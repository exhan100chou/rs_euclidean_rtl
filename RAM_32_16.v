==> flow/design.v <==
module RAM_32_16(clk,ren,wen,addr,Din,Dout);
parameter Words=32;
input clk,ren,wen;
input[4:0]addr;
input[15:0]Din;
output[15:0]Dout;
reg [15:0] RAM [Words-1:0];
reg [15:0] Dout;
always@(posedge clk)
begin
	if(ren) 
	begin
		Dout<=#1 RAM[addr];
	end
	else
	begin
		Dout<=#1 16'bz;
	end
end
always@(posedge clk)
begin
 if(wen)
	begin
	RAM[addr]<=#1 Din;
	end	
end
endmodule
# From RTL to reports: RAM_32_16
# The steps from the RTL of RAM_32_16 to its reports follow in flow order.
# Lines are those of the file above, counted from 1.
# A cell with n/a has no value.
[design] top_module="RAM_32_16" clock="clk" cell_library="sky130hd" pvt_corner="tt_025C_1v80"

# Elaborated design
# Source: Yosys, flattened and elaborated, memories not mapped. Widths are those after wreduce; folded enables and synchronous resets count as part of the registers. Registers that Yosys merges into a memory's read port (data or address) are not register bits. Print and check cells do not count. Equal cells are merged and count once.
# Memory sizes are those after Yosys's memory passes, which may raise the word count (mostly to a power of two), join words into wider ones and drop unused or constant bits.
[word_totals] mem_bits_rw=512 output_inout_bits=16 inputBits=24 memories=1 reg_bits=16 wordCells=6
[memory_table] memory="RAM" size=32 width=16 read_ports=1 wr=1 line_no=7 text="reg [15:0] RAM [Words-1:0];"
[op_classes] muxes=4
[ops] op="2-to-1 mux 16 bit" count=2
[ops] op="2-to-1 mux 5 bit" count=1
[ops] op="2-to-1 mux 1 bit" count=1

# Depth
# Yosys ltp: most cells in a row. Word level: on the elaborated netlist, between registers, memories and ports. Mapped: between sequential cells and ports; inverters and the memories' decode and read muxes count.
[logic_depth] depth_word=1 ABC_AREA=0 depth_mapped=7 ltp_nobuf=4

# Mapped cells and area
# Source: synth_stat.txt of the flow (Yosys; design flattened, memories mapped). It holds for the ABC_AREA given above (unset counts as 0); a run with the other value may have another netlist.
[by_type] cell="sky130_fd_sc_hd__edfxtp_1" count=512 type_area_um2=1.54E+04
[by_type] cell="sky130_fd_sc_hd__mux2i_1" count=256 type_area_um2=2.56E+03
[by_type] cell="sky130_fd_sc_hd__o22ai_1" count=127 type_area_um2=794.512
[by_type] cell="sky130_fd_sc_hd__dfxtp_1" count=16 type_area_um2=320.307
[by_type] cell="sky130_fd_sc_hd__buf_2" count=44 type_area_um2=220.211
[by_type] cell="sky130_fd_sc_hd__nor4_1" count=32 type_area_um2=200.192
[by_type] cell="sky130_fd_sc_hd__nor2_1" count=29 type_area_um2=108.854
[by_type] cell="sky130_fd_sc_hd__buf_6" count=6 type_area_um2=67.565
[by_type] cell="sky130_fd_sc_hd__nand2_1" count=18 type_area_um2=67.565
[by_type] cell="sky130_fd_sc_hd__nand4bb_1" count=6 type_area_um2=67.565
[by_type] cell="sky130_fd_sc_hd__nand4b_1" count=4 type_area_um2=35.034
[by_type] cell="sky130_fd_sc_hd__clkbuf_1" count=9 type_area_um2=33.782
[by_type] cell="sky130_fd_sc_hd__nand3b_1" count=4 type_area_um2=30.029
[by_type] cell="sky130_fd_sc_hd__or4b_1" count=3 type_area_um2=30.029
[by_type] cell="sky130_fd_sc_hd__or3b_2" count=3 type_area_um2=26.275
[by_type] cell="sky130_fd_sc_hd__nor3_1" count=4 type_area_um2=20.019
[by_type] cell="sky130_fd_sc_hd__buf_4" count=2 type_area_um2=15.014
[by_type] cell="sky130_fd_sc_hd__clkbuf_2" count=3 type_area_um2=15.014
# Not listed: further types 7, cells in them 8.
[synth_totals] seqArea_um2=15695.1 synth_area_um2=20049.2 cell_count=1086 ff_cells=528 buf_cells=65

# Worst setup path after synthesis
# OpenSTA on the mapped netlist: ideal clock, no wires. The path of least setup slack (recovery checks aside). Input and output delay are each 20% of the period. Register names are those of the netlist, which keeps one name where synthesis merged equal registers.
[synth_timing] path_type="input-to-reg" startpoint="input addr[1]" endpoint="memory RAM[27][0]" input_delay_ps=592 launch_ps=592 n_path_buf=3 setup_time_ps=409 t_arrival_ps=2658 path_delay_ps=2475 period_ps=2960 setup_slack_ps=-107 required_time_ps=2551 path_stages=5 synth_period_reached_ps=3067
# "path_delay_ps" = arrival - input delay + setup time.
# "path_stages": output pins that drive a net of the path, with the launching flip-flop's if there is one; two outputs of one cell count as two.
# "synth_period_reached_ps" = period - worst setup slack (recovery checks aside). The figure is calculated, with input and output delays left at 20% of the set period.
# The rows between start and end are the longest chain of elaborated cells between them; the timing report does not say that the signal goes this way. Where chains are equally long, one stands for them.
# Each line given opens the expression or statement behind the cell; cells for indexed reads and writes are added by Yosys, which also makes memories of some case tables.
[synth_between] path_cell_list="sky130_fd_sc_hd__buf_2 sky130_fd_sc_hd__buf_2 sky130_fd_sc_hd__buf_2 sky130_fd_sc_hd__nand3_1 sky130_fd_sc_hd__nor3_1" elab_chain_cells=1 cone_cells=1 cone_lines=1 cone_classes="1 x mux"
[synth_lines] item="from (decl)" line_no=4 text="input[4:0]addr;"
[synth_lines] item="2-to-1 mux 5 bit" line_no=22 text="if(wen)"
[synth_lines] item="to (decl)" line_no=7 text="reg [15:0] RAM [Words-1:0];"

# Path in the finished layout
# From the final timing report of run 1: the path of least setup slack in the routed layout; clock arrival at registers is part of the times.
# The path's times are printed in steps of 10 ps; the period is the one set.
[layout_timing] path_type="reg-to-output" startpoint="register Dout[6]" endpoint="output Dout[6]" required_time_ps=1820 setup_slack_ps=180 path_stages=2 period_ps=2280 launch_ps=590 t_arrival_ps=1650 out_delay_ps=460 n_path_buf=1
[layout_between] path_cell_list="sky130_fd_sc_hd__dfxtp_1 sky130_fd_sc_hd__clkdlybuf4s50_1" elab_chain_cells=0 cone_cells=0 cone_lines=0
[layout_lines] item="from (decl)" line_no=6 text="output[15:0]Dout;"
[layout_lines] item="from (assign)" line_no=13 text="Dout<=#1 RAM[addr];"
[layout_lines] item="from (assign)" line_no=17 text="Dout<=#1 16'bz;"
[layout_lines] item="to (decl)" line_no=6

# Settings and measured results of 2 stored flow runs for module RAM_32_16 (sky130hd), not sorted in any way. The constraints put input and output delay at 20% of the set period each and load the outputs with 0.01 pF.
# "clock_period_reached_ps" is the run's clock period less its worst setup slack. It is reckoned from that one timing run; input and output delays stay at 20% of the period that was set.
# "critical_path_time_ps" is the time allowed to the run's worst setup path (the clock period less input and output delay, where it has them) less its slack. Clock arrival times count: a late capture clock shortens it, a late launch clock lengthens it.
# "total_power_w" is the tool's figure for a default switching activity; nothing was simulated.
# "critical_path_time_ps" is given in steps of 10 ps.
run="run 1" settings period_ns=2.28 CORE_UTILIZATION=38 SETUP_SLACK_MARGIN=-0.19 PLACE_DENSITY_LB_ADDON=0.25 ABC_AREA=0 CTS_CLUSTER_DIAMETER=182 SLEW_MARGIN=10 MAX_ROUTING_LAYER="met4" CAP_MARGIN=20 CORE_MARGIN=2
run="run 1" results ws_hold_ps=562 die_area_um2=54613.4 setup_tns_ps=0 clock_period_reached_ps=2103 critical_path_time_ps=1650 critical_path_kind="reg-to-output" post_route_stdcell_area_um2=24437.2 total_power_w=0.020252 synth_area_um2=20049.2 fin_util_pct=46.7 ws_setup_ps=177
run="run 2" settings period_ns=2.4 CORE_UTILIZATION=45 SETUP_SLACK_MARGIN=0.36 PLACE_DENSITY=0.93 CORE_ASPECT_RATIO=1.17 MAX_ROUTING_LAYER="met4" CAP_MARGIN=20 CORE_MARGIN=2 SLEW_MARGIN=20
run="run 2" results ws_hold_ps=601 critical_path_time_ps=1580 critical_path_kind="input-to-reg" fin_util_pct=55.3 die_area_um2=46263.2 ws_setup_ps=341 post_route_stdcell_area_um2=24280.8 clock_period_reached_ps=2059 synth_area_um2=20049.2 total_power_w=0.018955 setup_tns_ps=0
